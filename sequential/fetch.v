==> flow/design.v <==
module fetch(icode,ifun,rA,rB,valC,valP,imem_error,flag_1,PC,halt);
    input flag_1;                             
    input [63:0] PC;                        
    reg [0:79] instr;                     
    output reg [3:0] icode, ifun;           
    output reg [3:0] rA, rB;               
    output reg [63:0] valC;                 
    output reg [63:0] valP;                 
    output reg imem_error=0,halt=0; 
  reg [7:0] instruction [0:172];
  initial begin
    instruction[1] = 8'b00110000; 
    instruction[2] = 8'b11110010; 
    instruction[3] = 8'b00000000; 
    instruction[4] = 8'b00000000; 
    instruction[5] = 8'b00000000; 
    instruction[6] = 8'b00000000; 
    instruction[7] = 8'b00000000; 
    instruction[8] = 8'b00000000; 
    instruction[9] = 8'b00000000; 
    instruction[10] = 8'b00000100; 
    instruction[11]  = 8'b00110000; 
    instruction[12]  = 8'b11110011; 
    instruction[13]  = 8'b00000000; 
    instruction[14]  = 8'b00000000; 
    instruction[15]  = 8'b00000000; 
    instruction[16]  = 8'b00000000; 
    instruction[17]  = 8'b00000000; 
    instruction[18] = 8'b00000000; 
    instruction[19] = 8'b00000000; 
    instruction[20] = 8'b00000001; 
    instruction[21]  = 8'b00110000; 
    instruction[22]  = 8'b11110001; 
    instruction[23]  = 8'b00000000; 
    instruction[24]  = 8'b00000000; 
    instruction[25]  = 8'b00000000; 
    instruction[26]  = 8'b00000000; 
    instruction[27]  = 8'b00000000; 
    instruction[28] = 8'b00000000; 
    instruction[29] = 8'b00000000; 
    instruction[30] = 8'b00000011;
    instruction[31]  = 8'b00110000; 
    instruction[32]  = 8'b11110000; 
    instruction[33]  = 8'b00000000; 
    instruction[34]  = 8'b00000000; 
    instruction[35]  = 8'b00000000; 
    instruction[36]  = 8'b00000000; 
    instruction[37]  = 8'b00000000; 
    instruction[38] = 8'b00000000; 
    instruction[39] = 8'b00000000; 
    instruction[40] = 8'b00000111;
    instruction[41]  = 8'b00110000; 
    instruction[42]  = 8'b00000100; 
    instruction[43]  = 8'b00000000; 
    instruction[44]  = 8'b00000000; 
    instruction[45]  = 8'b00000000; 
    instruction[46]  = 8'b00000000; 
    instruction[47]  = 8'b00000000; 
    instruction[48] = 8'b00000000; 
    instruction[49] = 8'b00000000; 
    instruction[50] = 8'b00010000; 
    instruction[51]  = 8'b10000000; 
    instruction[52]  = 8'b00000000; 
    instruction[53]  = 8'b00000000; 
    instruction[54]  = 8'b00000000; 
    instruction[55]  = 8'b00000000; 
    instruction[56]  = 8'b00000000; 
    instruction[57]  = 8'b00000000; 
    instruction[58] = 8'b00000000; 
    instruction[59] = 8'b01011010; 
    instruction[60]  = 8'b00010000;
    instruction[61] = 8'b01000000; 
    instruction[62] = 8'b00010011; 
    instruction[63] = 8'b00000000; 
    instruction[64] = 8'b00000000; 
    instruction[65] = 8'b00000000; 
    instruction[66] = 8'b00000000; 
    instruction[67] = 8'b00000000; 
    instruction[68] = 8'b00000000; 
    instruction[69] = 8'b00000000; 
    instruction[70] = 8'b00000010;  
    instruction[71] = 8'b01010000; 
    instruction[72] = 8'b01110011; 
    instruction[73] = 8'b00000000;  
    instruction[74] = 8'b00000000; 
    instruction[75] = 8'b00000000; 
    instruction[76] = 8'b00000000; 
    instruction[77] = 8'b00000000; 
    instruction[78] = 8'b00000000; 
    instruction[79] = 8'b00000000; 
    instruction[80] = 8'b00000010; 
    instruction[81] = 8'b01110000; 
    instruction[82] = 8'b00000000; 
    instruction[83] = 8'b00000000; 
    instruction[84] = 8'b00000000; 
    instruction[85] = 8'b00000000; 
    instruction[86] = 8'b00000000; 
    instruction[87] = 8'b00000000; 
    instruction[88] = 8'b00000000; 
    instruction[89] = 8'b01100011;
    instruction[90] = 8'b01100000; 
    instruction[91] = 8'b00000001; 
    instruction[92] = 8'b01100001; 
    instruction[93] = 8'b00100011;
    instruction[94] = 8'b01100010; 
    instruction[95] = 8'b00000001;
    instruction[96] = 8'b01100011; 
    instruction[97] = 8'b00000000;
    instruction[98] = 8'b10010000; 
    instruction[99] = 8'b10100000; 
    instruction[100] = 8'b00101111; 
    instruction[101] = 8'b10110000; 
    instruction[102] = 8'b00111111; 
    instruction[103] = 8'b00000000;
end
  always@(PC) begin
    instr={
      instruction[PC],
      instruction[PC+1],
      instruction[PC+2],
      instruction[PC+3],
      instruction[PC+4],
      instruction[PC+5],
      instruction[PC+6],
      instruction[PC+7],
      instruction[PC+8],
      instruction[PC+9]
    };
  end
    always@(posedge flag_1)
    begin 
        if(PC>172)
        begin
            imem_error=1;
        end
        icode = instr[0:3];
        ifun = instr[4:7];
        if(icode==4'b0000)  
        begin
        valP=PC+64'd1; 
        halt=1;
        end
        else if(icode==4'b0001)  
        begin
        valP=PC+64'd1; 
        end
        else if(icode==4'b0010)  
        begin
        valP=PC+1; 
        rA = instr[8:11];
        rB = instr[12:15];
        valP=valP+64'd1; 
        end
        else if(icode==4'b0011)  
        begin
        valP=PC+1; 
        rA = instr[8:11];
        rB = instr[12:15];
        valP=valP+1;
        valC = instr[16:79];
        valP=valP+64'd8;
        end
       else if(icode==4'b0100)  
        begin
        valP=PC+1; 
        rA = instr[8:11];
        rB = instr[12:15];
        valP=valP+1;
        valC = instr[16:79];
        valP=valP+64'd8;
        end
        else if(icode==4'b0101)  
        begin
        valP=PC+1; 
        rA = instr[8:11];
        rB = instr[12:15];
        valP=valP+1;
        valC = instr[16:79];
        valP=valP+64'd8;
        end
        else if(icode==4'b0110)  
        begin
        valP=PC+1; 
        rA = instr[8:11];
        rB = instr[12:15];
        valP=valP+64'd1; 
        end
        else if(icode==4'b0111)      
        begin   
            valP=PC+1;               
            valC=instr[8:71];
            valP=valP+64'd8;
        end
        else if(icode==4'b1000)      
        begin   
            valP=PC+1;               
            valC=instr[8:71];
            valP=valP+64'd8;
        end
        else if(icode==4'b1001)    
        begin 
            valP=PC+64'd1;
        end
        else if(icode==4'b1010)  
        begin
        valP=PC+1; 
        rA = instr[8:11];
        rB = instr[12:15];
        valP=valP+64'd1;  
        end
        else if(icode==4'b1011)  
        begin
        valP=PC+1; 
        rA = instr[8:11];
        rB = instr[12:15];
        valP=valP+64'd1; 
        end
    end
endmodule
==> From RTL to reports: fetch <==
Tool output for the design above, in the order of the flow.
Lines are those of the file above, counted from 1.
Operators: Yosys type, input widths -> output width; for muxes data width and select width s.
Cell names lack the library's common part.
{ "inputs": {"top_module": "fetch", "clock_port": "flag_1", "library": "sky130hd", "lib_corner": "tt_025C_1v80"} }

==> Word-level counts <==
Yosys after proc, flatten, opt, wreduce and memory -nomap, before mapping. Memory bits, and registers merged into a memory's read port (data or address), are not among the register bits. Print and check cells are not counted.
Memory sizes are those after Yosys's memory passes, which may raise the word count (mostly to a power of two), join words into wider ones and drop unused or constant bits.
{ "word_totals": {"mem_bits_ro": 1384, "output_inout_bits": 146, "memories": 1, "regBits": 146, "input_bits": 65, "wordCells": 86} }
{ "memory_table": {"columns": ["memory", "words", "width", "rd", "wr", "line", "text"], "rows": [
  ["instruction", 173, 8, 10, 0, 10, "reg [7:0] instruction [0:172];"]
]} }
{ "op_classes": {"bitwise": 3, "n_eq": 15, "n_cmp": 1, "n_mux": 38, "reduce_logical": 6, "n_addsub": 14} }
{ "op_table": {"columns": ["cell", "count"], "rows": [
  ["$mux 64", 18],
  ["$add 64x1->64 const B", 4],
  ["$add 64x4->64 const B", 2],
  ["$mux 4", 20],
  ["$gt 64x8->1 const B", 1],
  ["$add 8x3->8 const B", 4],
  ["$ne 6x6->1 const B", 3],
  ["$eq 4x3->1 const B", 4],
  ["$eq 4x4->1 const B", 4],
  ["$add 8x2->8 const B", 2],
  ["$add 8x4->8 const B", 2],
  ["$reduce_bool 12->1", 1],
  ["$eq 4x2->1 const B", 2],
  ["$reduce_bool 7->1", 1],
  ["$reduce_and 6->1", 1],
  ["$reduce_and 5->1", 1],
  ["$reduce_bool 5->1", 1],
  ["$eq 4x1->1 const B", 1],
  ["$ne 4x4->1 const B", 1],
  ["$logic_not 4->1", 1],
  ["$not 1->1", 3]
]} }

==> Logic depth <==
Depth = most cells in a row (Yosys ltp): at word level without a register or memory, in the mapped netlist without a sequential cell, where the memories' decode and read muxes count.
{ "depth": {"depth_word": 14, "abc_area": 0, "ltp_mapped": 19, "ltp_nobuf": 14} }

==> Mapped cells and area <==
Yosys stat after the flow's synthesis: flattened, memories mapped to cells. It holds for the ABC_AREA given above (unset counts as 0); a run with the other value may have another netlist.
The area totals of this step are shown rounded.
{ "by_type": {"columns": ["cell", "count", "type_area_um2"], "rows": [
  ["edfxtp_1", 138, 4.14E+03],
  ["nand2_1", 333, 1.25E+03],
  ["xnor2_1", 127, 1.11E+03],
  ["a21oi_1", 200, 1000.96],
  ["o21ai_0", 200, 1000.96],
  ["nor2_1", 223, 837.053],
  ["nand3_1", 114, 570.547],
  ["clkbuf_1", 151, 566.794],
  ["nor3_1", 101, 505.485],
  ["a31oi_1", 69, 431.664],
  ["ha_1", 32, 400.384],
  ["nor4_1", 62, 387.872],
  ["nand4_1", 55, 344.08],
  ["mux2i_1", 34, 340.326],
  ["xor2_1", 33, 289.027],
  ["o211ai_1", 34, 255.245],
  ["o22ai_1", 33, 206.448],
  ["a211oi_1", 26, 195.187]
]} }
Other cell types: 95; their cells: 585.
{ "mapped": {"sequential_area_um2": 4300, "yosys_area_um2": 19000, "n_buf": 202, "flip_flops": 146, "stdcells": 2550} }

==> Path before layout <==
OpenSTA on the mapped netlist: ideal clock, no wires. The path of least setup slack (recovery checks aside). Input and output delay are each 20% of the period. Register names are those of the netlist, which keeps one name where synthesis merged equal registers.
{ "synth_path": {"path_kind": "input-to-reg", "start": "in PC[2]", "end": "reg valC[0]", "t_required_ps": 6122, "path_buffers": 7, "t_first_pin_ps": 1362, "arrival_ps": 6212, "path_delay_ps": 5538, "setup_time_ps": 688, "tclk_ps": 6810, "path_slack_ps": -90, "path_stages": 15, "in_delay_ps": 1362, "period_less_setup_slack_ps": 6900} }
"path_delay_ps" is the arrival time less input delay plus setup time.
"path_stages" counts driving pins, that of a launching flip-flop among them; a cell with two outputs on the path counts twice.
"period_less_setup_slack_ps" is the clock period less the worst setup slack; recovery checks do not enter. This is arithmetic on one report: input and output delays are still those of the set period (20% each).
The rows between start and end are the longest chain of elaborated cells between them; the timing report does not say that the signal goes this way. Where chains are equally long, one stands for them.
Each line given opens the expression or statement behind the cell; cells for indexed reads and writes are added by Yosys, which also makes memories of some case tables.
A memory read counts as a cell of the chain, while the word-level depth stops at memories.
A register here has more assigning lines than the two given.
Only ways into the end's enable, where the timed path ends, are counted here.
{ "synth_via": {"path_cell_list": "clkbuf_1 > clkbuf_1 > clkbuf_1 > clkinv_1 > ha_1 > a311oi_1 > a41oi_1 > nand2_1 > inv_1 > o211ai_1 > clkbuf_1 > clkbuf_1 > clkbuf_8 > clkbuf_1 > nand2_1", "elab_chain_len": 4, "cone_cells": 16, "lines_between": 10, "classes_between": "9 x eq/ne; 3 x logic; 3 x reduce/logical; 1 x memory"} }
{ "synth_rtl": {"columns": ["item", "line", "text"], "rows": [
  ["from (decl)", 3, "input [63:0] PC;"],
  ["$mem_v2 173x8", 10, "reg [7:0] instruction [0:172];"],
  ["$eq 4x2->1", 147, "else if(icode==4'b0010)"],
  ["$not 1->1", null, null],
  ["$reduce_and 5->1", null, null],
  ["to (assign)", 160, "valC = instr[16:79];"],
  ["to (assign)", 169, "valC = instr[16:79];"],
  ["to (decl)", 7, "output reg [63:0] valC;"]
]} }
Nets of the timed path that keep an RTL name, with a line that drives or declares them; the list need not be complete.
{ "synth_nets": {"columns": ["net", "line", "text"], "rows": [
  ["instr[1]", 118, "instruction[PC],"]
]} }

==> Timing after layout <==
Path of least setup slack in the final report of entry B (OpenROAD, finished layout, wires in). Where an end is a register, its clock arrival counts in the times.
The path's times are printed in steps of 10 ps; the period is the one set.
{ "layout_path": {"path_kind": "input-to-reg", "start": "in PC[2]", "end": "reg valP[52]", "arrival_ps": 7630, "in_delay_ps": 1850, "path_slack_ps": 1820, "path_stages": 14, "t_first_pin_ps": 1850, "setup_time_ps": 250, "tclk_ps": 9230, "path_buffers": 3, "t_required_ps": 9460} }
The rows between start and end are the longest chain of elaborated cells between them; the timing report does not say that the signal goes this way. Where chains are equally long, one stands for them.
A register here has more assigning lines than the two given.
Ways into the end's enable are left out, as the timed path ends at the data pin.
{ "layout_via": {"path_cell_list": "clkdlybuf4s50_1 > ha_1 > and2_1 > buf_4 > nand4_1 > or4_1 > a22oi_1 > or4b_1 > nor4_1 > buf_4 > and2_1 > nor3b_1 > nand4_1 > xor2_1", "elab_chain_len": 14, "cone_cells": 31, "classes_between": "6 x add/sub; 11 x eq/ne; 12 x mux; 1 x reduce/logical; 1 x memory"} }
{ "layout_rtl": {"columns": ["item", "line", "text"], "rows": [
  ["from (decl)", 3, "input [63:0] PC;"],
  ["$add 64x1->64", 213, "valP=PC+1;"],
  ["$add 64x1->64", 216, "valP=valP+64'd1;"],
  ["$mux 64", 211, "else if(icode==4'b1011)"],
  ["$mux 64", 204, "else if(icode==4'b1010)"],
  ["$mux 64", 200, "else if(icode==4'b1001)"],
  ["$mux 64", 194, "else if(icode==4'b1000)"],
  ["$mux 64", 188, "else if(icode==4'b0111)"],
  ["$mux 64", 181, "else if(icode==4'b0110)"],
  ["$mux 64", 172, "else if(icode==4'b0101)"],
  ["$mux 64", 163, "else if(icode==4'b0100)"],
  ["$mux 64", 154, "else if(icode==4'b0011)"],
  ["$mux 64", 147, "else if(icode==4'b0010)"],
  ["$mux 64", 143, "else if(icode==4'b0001)"],
  ["$mux 64", 138, "if(icode==4'b0000)"],
  ["to (assign)", 140, "valP=PC+64'd1;"],
  ["to (assign)", 145, "valP=PC+64'd1;"],
  ["to (decl)", 8, "output reg [63:0] valP;"]
]} }

==> results <==
Measured data: module fetch, platform sky130hd, 2 stored runs of the flow under differing settings, order arbitrary. Input and output delays are each 20% of the period that was set; the output load is 0.01 pF.
"period_less_ws_ps" = clock period - worst setup slack. The figure is calculated, with input and output delays left at 20% of the set period.
"worst_path_ps" is the time allowed to the run's worst setup path (the clock period less input and output delay, where it has them) less its slack. Clock arrival times count: a late capture clock shortens it, a late launch clock lengthens it.
By "totalPower_uw" is meant OpenSTA's value without simulated activity: inputs other than the clock are taken to toggle once in ten clock periods, and the tool carries that through the logic.
"worst_path_ps" is given in steps of 10 ps.
Values from the reports are rounded here.
[
  {
    "run": "entry A",
    "settings": { "period_ns": 12.9, "CORE_UTILIZATION": 51, "PLACE_DENSITY_LB_ADDON": 0.25, "GPL_TIMING_DRIVEN": 1, "CTS_CLUSTER_SIZE": 75, "CAP_MARGIN": 30, "SLEW_MARGIN": 15, "MIN_ROUTING_LAYER": "met2", "CORE_MARGIN": 2 },
    "outcome": "stopped before the end: routing reported GRT-0116"
  },
  {
    "run": "entry B",
    "settings": { "period_ns": 9.23, "CORE_UTILIZATION": 44, "PLACE_DENSITY_LB_ADDON": 0.3, "ABC_AREA": 0, "GPL_TIMING_DRIVEN": 1, "CTS_CLUSTER_SIZE": 52, "CAP_MARGIN": 35, "MIN_ROUTING_LAYER": "met1", "MAX_ROUTING_LAYER": "met4", "CORE_MARGIN": 2, "SLEW_MARGIN": 20 },
    "results": { "finalCellArea_um2": 22000, "final_die_area_um2": 44000, "totalPower_uw": 3200, "worst_path_ps": 5560, "worstPathKind": "input-to-reg", "tns_setup_ps": 0, "hold_ws_ps": 2200, "period_less_ws_ps": 7407, "post_synth_area_um2": 19000, "finish.utilization_pct": 53, "setup_worst_slack_ps": 1800 }
  }
]
